==> flow/design.v <==
module Cdf_Fetch(
  input wire          clock,
  input wire          reset_n,
  input wire         start,
  input wire [35:0]  ReadBus,
  output wire [15:0]   ReadAddr,
  output reg [19:0]   AccumlateOut,
  output reg          StartOut,
  output reg [15:0]   StoreAddress,
  input wire input_base_offset,
  output reg done
  );
  reg [8:0]           count;
  reg [19:0]         DataIn;
  reg [15:0]          ReadAddress;
  reg done0, done1;
  assign ReadAddr =  ReadAddress;
  always@(*)
    begin
      if(ReadBus[35:20] == 16'haaaa)
        DataIn <= ReadBus[19:0];
      else
        DataIn <= 20'd0;
    end
  always@(posedge clock or negedge reset_n)
    begin
      if(!reset_n)
        begin
          StoreAddress <= 16'b0;
          done1 <= 1'd0;
          done <= 1'd0;
        end
      else if(start)
        begin
          StoreAddress <= ReadAddress;
          done1 <= done0;
          done <= done1;
        end
      else
        begin
          StoreAddress <= 16'b0;
          done1 <= 1'd0;
          done <= 1'd0;
        end
    end
  always@(posedge clock or negedge reset_n)
    begin
      if(!reset_n)
        begin
          ReadAddress <= 16'b0;
          AccumlateOut <= 20'b0;
          StartOut <= 1'b0;
          count <= 0;
          done0 <= 1'd0;
        end
      else
        begin
          if(start & (count < 9'd256))
            begin
              ReadAddress <= ReadAddress + 1'b1;
              AccumlateOut <= DataIn;
              StartOut <= 1'b1;
              count <= count + 1'b1;
              done0 <= 1'd0;
            end
          else if(start & (count >9'd255))
            begin
              ReadAddress <= 16'd0;
              AccumlateOut <= DataIn;
              StartOut <= 1'b0;
              count <= count;
              done0 <= 1'd1;
            end
          else
            begin
              ReadAddress <= {input_base_offset,15'b0};
              AccumlateOut <= 20'b0;
              StartOut <= 1'b0;
              count <= 1'b0;
              done0 <= 1'd0;
            end
        end
    end
endmodule
### Step by step through the tools: Cdf_Fetch

The steps from the RTL of Cdf_Fetch to its reports follow in flow order.
Lines are those of the file above, counted from 1.
Cell names lack the library's common part.
The mark n/a stands for no value.

* design top: Cdf_Fetch
* clock: clock
* cell library: sky130hd
* timing corner: tt_025C_1v80

### After elaboration

Yosys after proc, flatten, opt, wreduce and memory -nomap, before mapping. Memory bits, and registers merged into a memory's read port (data or address), are not among the register bits. Print and check cells are not counted. Equal cells are merged and count once.

* elaborated cells: 29
* bits in writable memories: 0
* latch bits: 0
* memory bits (read-only): 0
* memories kept: 0
* output and inout port bits: 54
* clocked read ports x word width: 0
* register bits: 65

* equality and inequality tests: 2
* bitwise operators: 2
* order comparisons: 2
* shift operators: 0
* add/subtract/negate cells: 2
* div/mod/pow operators: 0
* reductions and logical operators: 0
* $mul: 0
* muxes and demuxes: 13

Operator list (number)
* 20-bit 2-to-1 mux: 3
* 16-bit 2-to-1 mux: 3
* 9-bit 2-to-1 mux: 2
* 16-bit by 1-bit adder with 16-bit output with constant B: 1
* 16-bit equality test with constant B: 1
* 9-bit by 1-bit adder with 9-bit output with constant B: 1
* 9-bit by 8-bit > comparator with 1-bit output with constant B: 1
* 9-bit less-than comparator with constant B: 1
* 1-bit 2-to-1 mux: 5
* 1-bit bitwise AND: 2
* 2-bit != test with constant B: 1

### Depth

Yosys ltp: most cells in a row. Word level: on the elaborated netlist, between registers, memories and ports. Mapped: between sequential cells and ports; inverters and the memories' decode and read muxes count.

* word-level depth: 4
* ABC_AREA: 0
* gate-level depth with buffers: 8
* mapped depth without buffers: 7

### Synthesis result

The flow's flattened synthesis, as Yosys stat reports it; memories are mapped. The netlist is that of the ABC_AREA named above (0 if unset); the other value can give another one.
The area totals of this step are shown rounded.

Cell types
* dfrtp_1: number 65, area in all 1626.56 µm²
* nor3_1: number 21, area in all 105.101 µm²
* inv_1: number 26, area in all 97.594 µm²
* and2_1: number 15, area in all 93.84 µm²
* a21oi_1: number 12, area in all 60.058 µm²
* nor2_1: number 12, area in all 45.043 µm²
* or4_1: number 6, area in all 45.043 µm²
* xor2_1: number 5, area in all 43.792 µm²
* mux2i_1: number 4, area in all 40.038 µm²
* nor4bb_1: number 4, area in all 40.038 µm²
* ha_1: number 3, area in all 37.536 µm²
* nand2_1: number 10, area in all 37.536 µm²
* o31ai_1: number 5, area in all 37.536 µm²
* or3_1: number 6, area in all 37.536 µm²
* clkbuf_1: number 8, area in all 30.029 µm²
* nand3_1: number 6, area in all 30.029 µm²
* o21ai_0: number 6, area in all 30.029 µm²
* nand2b_1: number 4, area in all 25.024 µm²

Not listed: further types 16, cells in them 22.

* buffer cells: 10
* sequential area: 1627 µm²
* synthesis area: 2628 µm²
* mapped flip-flops: 65
* cells in the netlist: 240

### Worst setup path after synthesis

Source: OpenSTA report_checks on the synthesized netlist (no wires, ideal clock, input and output delay 20% of the period each), path of least setup slack; recovery checks are left aside. Register names are those of the netlist, which keeps one name where synthesis merged equal registers.

* path type: register -> register
* start point: reg count[0]
* end point: reg AccumlateOut[0]
* driving pins on the path: 9
* time at the first pin: 0 ps
* clock period: 1990 ps
* library setup time: 86 ps
* arrival time: 1537 ps
* required time: 1904 ps
* path delay: 1623 ps
* path slack: 367 ps
* period reached after synthesis: 1623 ps

"path delay" = arrival - input delay + setup time.
"driving pins on the path": output pins that drive a net of the path, with the launching flip-flop's if there is one; two outputs of one cell count as two.
"period reached after synthesis" = period - worst setup slack (recovery checks aside). The figure is calculated, with input and output delays left at 20% of the set period.
The rows between start and end are the longest chain of elaborated cells between them; the timing report does not say that the signal goes this way. Where chains are equally long, one stands for them.
Each line given opens the expression or statement behind the cell; cells for indexed reads and writes are added by Yosys, which also makes memories of some case tables.
A register here has more assigning lines than the two given.

* cell sequence: dfrtp_1 ha_1 nand2_1 nor3_1 ha_1 a21boi_0 nand3_1 clkbuf_1 nor3_1
* cells in the longest elaborated chain: 4
* elaborated cells on any way between the ends: 6
* those cells by class: compare: 2; mux: 2; logic: 2

RTL lines, path post-synthesis
* start: declaration: line 13 `reg [8:0]           count;`
* start: assignment: line 63 `count <= count + 1'b1;`
* start: assignment: line 71 `count <= count;`
* 9-bit by 8-bit > comparator with 1-bit output: line 66 `else if(start & (count >9'd255))`
* 1-bit bitwise AND: line 66
* 20-bit 2-to-1 mux: line 66
* 20-bit 2-to-1 mux: line 58 `if(start & (count < 9'd256))`
* end: assignment: line 61 `AccumlateOut <= DataIn;`
* end: assignment: line 69 `AccumlateOut <= DataIn;`
* end: declaration: line 7 `output reg [19:0]   AccumlateOut,`

Subject: flow runs of Cdf_Fetch

Hi,

Cdf_Fetch: 2 stored runs of the Yosys and OpenROAD flow on sky130hd. The settings differ; the order carries no meaning. The constraints put input and output delay at 20% of the set period each and load the outputs with 0.01 pF.

### Run A

==> flow/run.sh <==
#!/bin/bash
# the make line also repeats the synthesis and layout settings of config.mk as NAME=value (left out here)
make -C /OpenROAD-flow-scripts/flow DESIGN_CONFIG=/design/flow/config.mk WORK_HOME=/design/flow/orfs CLKGATE_MAP_FILE= finish
==> flow/config.mk <==
export PLATFORM = sky130hd
export DESIGN_NAME = Cdf_Fetch
export DESIGN_NICKNAME = Cdf_Fetch
export VERILOG_FILES = /design/flow/design.v
export SDC_FILE = /design/flow/constraint.sdc
export NUM_CORES = 4
export LEC_CHECK = 0
export ABC_AREA = 0
export CAP_MARGIN = 5
export CELL_PAD_IN_SITES_DETAIL_PLACEMENT = 1
export CELL_PAD_IN_SITES_GLOBAL_PLACEMENT = 3
export CORE_MARGIN = 10
export CORE_UTILIZATION = 51
export MAX_ROUTING_LAYER = met4
export MIN_ROUTING_LAYER = met2
export PLACE_DENSITY_LB_ADDON = 0.25
export SLEW_MARGIN = 5
export TNS_END_PERCENT = 80
==> flow/constraint.sdc <==
create_clock -name core_clock -period 2.29 [get_ports {clock}]
set_input_delay 0.4580 -clock core_clock [delete_from_list [all_inputs] [get_ports {clock}]]
set_output_delay 0.4580 -clock core_clock [all_outputs]
set_load 0.01 [all_outputs]

Outcome of run A: incomplete, placement halted on FLW-0024

### Run B

==> flow/run.sh <==
#!/bin/bash
# the make line also repeats the synthesis and layout settings of config.mk as NAME=value (left out here)
make -C /OpenROAD-flow-scripts/flow DESIGN_CONFIG=/design/flow/config.mk WORK_HOME=/design/flow/orfs CLKGATE_MAP_FILE= finish
==> flow/config.mk <==
export PLATFORM = sky130hd
export DESIGN_NAME = Cdf_Fetch
export DESIGN_NICKNAME = Cdf_Fetch
export VERILOG_FILES = /design/flow/design.v
export SDC_FILE = /design/flow/constraint.sdc
export NUM_CORES = 4
export LEC_CHECK = 0
export ABC_AREA = 1
export CAP_MARGIN = 40
export CELL_PAD_IN_SITES_DETAIL_PLACEMENT = 1
export CORE_MARGIN = 6
export CORE_UTILIZATION = 51
export CTS_CLUSTER_DIAMETER = 158
export GPL_TIMING_DRIVEN = 0
export MIN_ROUTING_LAYER = met2
export PLACE_DENSITY_LB_ADDON = 0.16
export SLEW_MARGIN = 20
==> flow/constraint.sdc <==
create_clock -name core_clock -period 3.08 [get_ports {clock}]
set_input_delay 0.6160 -clock core_clock [delete_from_list [all_inputs] [get_ports {clock}]]
set_output_delay 0.6160 -clock core_clock [all_outputs]
set_load 0.01 [all_outputs]

Outcome of run B: incomplete, placement halted on DPL-0033

Regards
