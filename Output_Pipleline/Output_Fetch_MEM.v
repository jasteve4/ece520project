==> flow/design.v <==
module Output_Fetch_MEM(
  input wire          clock,
  input wire          reset_n,
  input wire          start,
  input wire [127:0]  ReadBus,
  output reg [15:0]   ReadAddress,
  output reg [15:0]   DataOut,
  output reg          StartOut,
  input wire output_base_offset,
  output reg done
  );
  reg [3:0]           short_count;
  reg [127:0]           data_in;
  reg done0, done1, done2, done3, done4, done5, done6, done7, done8, done9, done10, done11;
  reg base_offset;
  reg StartOut1,  StartOut0;
  always@(posedge clock or negedge reset_n)
    begin
      if(!reset_n)
        begin
          done1 <= 1'd0;
          done2 <= 1'd0;
          done3 <= 1'd0;
          done4 <= 1'd0;
          done5 <= 1'd0;
          done6 <= 1'd0;
          done7 <= 1'd0;
          done8 <= 1'd0;
          done9 <= 1'd0;
          done10 <= 1'd0;
          done11 <= 1'd0;
          done <= 1'd0;
        end
      else if(start)
        begin
          done1 <= done0;
          done2 <= done1;
          done3 <= done2;
          done4 <= done3;
          done5 <= done4;
          done6 <= done5;
          done7 <= done6;
          done8 <= done7;
          done9 <= done8;
          done10 <= done9;
          done11 <= done10;
          done <= done11;
        end
      else
         begin
          done1 <= 1'd0;
          done2 <= 1'd0;
          done3 <= 1'd0;
          done4 <= 1'd0;
          done5 <= 1'd0;
          done6 <= 1'd0;
          done7 <= 1'd0;
          done8 <= 1'd0;
          done9 <= 1'd0;
          done10 <= 1'd0;
          done11 <= 1'd0;
          done <= 1'd0;
        end
    end
  always@(posedge clock or negedge reset_n)
    begin
      if(!reset_n)
        begin
          ReadAddress <= 16'b0;
          StartOut <= 1'b0;
          data_in <= 8'd0;
          short_count <= 4'd0;
          done0 <= 1'b0;
        end
      else
        begin
          if(start & (ReadAddress[14:0]) == 15'd19200)
            begin
              StartOut <= 1'd0;
              ReadAddress <= ReadAddress;
              data_in <= 8'd0;
              short_count <= 4'd0;
              done0 <= 1'b1;
            end
          else if(start & (short_count != 4'hf))
            begin
              ReadAddress <= ReadAddress;
              StartOut <= 1'b1;
              data_in <= ReadBus;
              short_count <= short_count + 1'b1;
              done0 <= 1'b0;
            end
          else if(start & (short_count == 4'hf))
            begin
              StartOut <= 1'd1;
              ReadAddress <= ReadAddress + 1'd1;
              short_count <= 4'd0;
              done0 <= 1'b0;
              data_in <= ReadBus;
            end
          else
            begin
              ReadAddress <= {output_base_offset, 15'b0};
              StartOut <= 1'b0;
              data_in <= 8'd0;
              short_count <= 1'b0;
              done0 <= 1'd0;
            end
        end
    end
  always@(posedge clock)
    base_offset <= output_base_offset;
  always@(*)
    begin
      case(short_count)
        16'hf: DataOut <= {base_offset,7'd0, data_in[15:8]};
        16'he: DataOut <= {base_offset,7'd0, data_in[23:16]};
        16'hd: DataOut <= {base_offset,7'd0, data_in[31:24]};
        16'hc: DataOut <= {base_offset,7'd0, data_in[39:32]};
        16'hb: DataOut <= {base_offset,7'd0, data_in[47:40]};
        16'ha: DataOut <= {base_offset,7'd0, data_in[55:48]};
        16'h9: DataOut <= {base_offset,7'd0, data_in[63:56]};
        16'h8: DataOut <= {base_offset,7'd0, data_in[71:64]};
        16'h7: DataOut <= {base_offset,7'd0, data_in[79:72]};
        16'h6: DataOut <= {base_offset,7'd0, data_in[87:80]};
        16'h5: DataOut <= {base_offset,7'd0, data_in[95:88]};
        16'h4: DataOut <= {base_offset,7'd0, data_in[103:96]};
        16'h3: DataOut <= {base_offset,7'd0, data_in[111:104]};
        16'h2: DataOut <= {base_offset,7'd0, data_in[119:112]};
        16'h1: DataOut <= {base_offset,7'd0, data_in[127:120]};
        16'h0: DataOut <= {base_offset,7'd0, data_in[7:0]};
      endcase
    end
endmodule
# == Reports on Output_Fetch_MEM ==
# Tool output for the design above, in the order of the flow.
# Lines are those of the file above, counted from 1.
# Not given: --
# setup
top,Output_Fetch_MEM
clk_port,clock
library,sky130hd
pvt_corner,tt_025C_1v80

# == Word-level counts ==
# Yosys after proc, flatten, opt, wreduce and memory -nomap, before mapping. Enables and synchronous resets that opt folds into registers are not counted as muxes. Memory bits, and registers merged into a memory's read port (data or address), are not among the register bits. Print and check cells are not counted. Equal cells are merged and count once.
# bits
reg_bits,163
inputBits,132
word_cells,67
# classes
add_sub_neg,2
n_eq,17
n_mux,23
n_logic,5
n_reduce_logical,2
# ops
op,n
two-way mux 128 bit,3
case mux 16 bit (select 16 bit),1
equality test 4 bit (second input constant),8
adder 16 x 1 -> 16 bit (second input constant),1
equality test 4 x 3 -> 1 bit (second input constant),4
two-way mux 16 bit,1
two-way mux 1 bit,16
equality test 15 bit (second input constant),1
equality test 4 x 2 -> 1 bit (second input constant),2
two-way mux 4 bit,2
adder 4 x 1 -> 4 bit (second input constant),1
equality test 4 x 1 -> 1 bit (second input constant),1
!= test 4 bit (second input constant),1
zero test 4 bit,1
AND 1 bit,3
inverter 1 bit,2
AND reduction 2 bit,1

# == Depth ==
# Yosys ltp: most cells in a row. Word level: on the elaborated netlist, between registers, memories and ports. Mapped: between sequential cells and ports; inverters and the memories' decode and read muxes count.
# depth
word_depth,5
abc_area,0
mapped_depth,9
mapped_depth_nobuf,8

# == Synthesis result ==
# Source: synth_stat.txt of the flow (Yosys; design flattened, memories mapped). It holds for the ABC_AREA given above (unset counts as 0); a run with the other value may have another netlist.
# Totals and module areas in this step are rounded.
# types
type,n,area_total_um2
sky130_fd_sc_hd__dfrtp_1,162,4.05E+03
sky130_fd_sc_hd__and3_1,134,838.304
sky130_fd_sc_hd__a22oi_1,20,150.144
sky130_fd_sc_hd__and2_1,20,125.12
sky130_fd_sc_hd__clkbuf_1,33,123.869
sky130_fd_sc_hd__a21oi_1,21,105.101
sky130_fd_sc_hd__mux2_2,8,90.086
sky130_fd_sc_hd__nand3_1,18,90.086
sky130_fd_sc_hd__a221oi_1,10,87.584
sky130_fd_sc_hd__nand2_1,21,78.826
sky130_fd_sc_hd__a31oi_1,12,75.072
sky130_fd_sc_hd__buf_4,10,75.072
sky130_fd_sc_hd__ha_1,6,75.072
sky130_fd_sc_hd__mux2i_1,7,70.067
sky130_fd_sc_hd__buf_2,13,65.062
sky130_fd_sc_hd__xnor2_1,7,61.309
sky130_fd_sc_hd__nor2_1,15,56.304
sky130_fd_sc_hd__o21ai_0,10,50.048
# Not listed: further types 38, cells in them 79.
# synth_totals
stdcells,606
mapped_area_um2,6844
seq_area_um2,4074
ffs,163

# == Timing after synthesis ==
# Source: OpenSTA report_checks on the synthesized netlist (no wires, ideal clock, input and output delay 20% of the period each), path of least setup slack; recovery checks are left aside. Register names are those of the netlist, which keeps one name where synthesis merged equal registers.
# synth_path
kind,register to output
start,register short_count[0]
end,output port DataOut[6]
tclk_ns,2.61
out_delay_ns,0.522
launch_ns,0.000
arrival_ns,1.756
path_slack_ns,0.332
path_delay_ns,1.756
driving_pins,9
path_buffers,2
synth_period_reached_ns,2.278
# "path_delay_ns" is the arrival time less input delay plus setup time.
# At an output port there is no setup time.
# "driving_pins": output pins that drive a net of the path, with the launching flip-flop's if there is one; two outputs of one cell count as two.
# "synth_period_reached_ns" is the clock period less the worst setup slack; recovery checks do not enter. This is arithmetic on one report: input and output delays are still those of the set period (20% each).
# Between the ends stands the longest chain of elaborated cells between them, by number of cells; it is not shown to be the way that was timed. Of several equally long chains one is given.
# A line is the first line of the expression or statement that the cell stems from. Yosys adds cells for indexed reads and writes and turns some case tables into memories.
# At most two assigning lines are given for a register; there are more.
# synth_between
cell_sequence,sky130_fd_sc_hd__dfrtp_1 -> sky130_fd_sc_hd__inv_1 -> sky130_fd_sc_hd__ha_1 -> sky130_fd_sc_hd__buf_2 -> sky130_fd_sc_hd__buf_1 -> sky130_fd_sc_hd__a22oi_1 -> sky130_fd_sc_hd__a211oi_1 -> sky130_fd_sc_hd__a21oi_1 -> sky130_fd_sc_hd__a31oi_1
elab_chain_cells,2
cone_cells,17
# synth_rtl
element,line,text
start: declaration,12,reg [3:0]           short_count;
start: assignment,72,short_count <= 4'd0;
start: assignment,90,short_count <= short_count + 1'b1;
zero test 4 bit,115,case(short_count)
case mux 16 bit (select 16 bit),115,
end: declaration,7,"output reg [15:0]   DataOut,"

# == Timing after layout ==
# From the final timing report of flow run 1: the path of least setup slack in the routed layout; clock arrival at registers is part of the times.
# layout_path
kind,register to output
start,register short_count[1]
end,output port DataOut[3]
tclk_ns,2.5
out_delay_ns,0.50
launch_ns,0.54
arrival_ns,2.55
path_slack_ns,-0.55
driving_pins,9
path_buffers,2
# Between the ends stands the longest chain of elaborated cells between them, by number of cells; it is not shown to be the way that was timed. Of several equally long chains one is given.
# At most two assigning lines are given for a register; there are more.
# layout_between
cell_sequence,sky130_fd_sc_hd__dfrtp_1 -> sky130_fd_sc_hd__buf_6 -> sky130_fd_sc_hd__ha_4 -> sky130_fd_sc_hd__a21boi_4 -> sky130_fd_sc_hd__nor2_2 -> sky130_fd_sc_hd__a222oi_1 -> sky130_fd_sc_hd__nand2b_1 -> sky130_fd_sc_hd__a31oi_1 -> sky130_fd_sc_hd__buf_2
elab_chain_cells,2
cone_cells,17
# layout_rtl
element,line,text
start: declaration,12,reg [3:0]           short_count;
start: assignment,72,short_count <= 4'd0;
start: assignment,90,short_count <= short_count + 1'b1;
zero test 4 bit,115,case(short_count)
case mux 16 bit (select 16 bit),115,
end: declaration,7,"output reg [15:0]   DataOut,"

# Module Output_Fetch_MEM, platform sky130hd: 2 stored runs of the flow (Yosys, OpenROAD) with differing settings, in no particular order. Input and output delays are each 20% of the period that was set; the output load is 0.01 pF.
# "period_less_ws_ns" means the clock period less the worst setup slack. The figure is calculated, with input and output delays left at 20% of the set period.
# "worst_path_ns" is the time allowed to the run's worst setup path (the clock period less input and output delay, where it has them) less its slack. Clock arrival times count: a late capture clock shortens it, a late launch clock lengthens it.
# By "totalPower_w" is meant OpenSTA's value without simulated activity: inputs other than the clock are taken to toggle once in ten clock periods, and the tool carries that through the logic.
# The results are shown rounded.
# Settings: - = not set for that run.
# Results: - = not shown.
run,period_ns,CORE_UTILIZATION,CAP_MARGIN,CORE_MARGIN,SLEW_MARGIN,SETUP_SLACK_MARGIN,PLACE_DENSITY,CORE_ASPECT_RATIO,CELL_PAD_IN_SITES_GLOBAL_PLACEMENT,CELL_PAD_IN_SITES_DETAIL_PLACEMENT,ABC_AREA,CTS_CLUSTER_DIAMETER,MIN_ROUTING_LAYER,fin_ws_ns,synthesis_area_um2,totalPower_w,holdWs_ns,finalUtil_pct,tns_ns,final_die_area_um2,cell_area_final_um2,worst_path_ns,worstPathKind,period_less_ws_ns
flow run 1,2.5,64,20,2,20,-,-,-,-,-,-,-,-,-0.550,6844,0.00634,0.448,93.8,-3.775,11540,9726,2.55,register to output,3.050
flow run 2,2.02,59,0,2,20,0.35,0.8,1.07,0,2,0,75,met1,-,-,-,-,-,-,-,-,-,-,-
# Flow run 2: no results, placement failed with DPL-0033
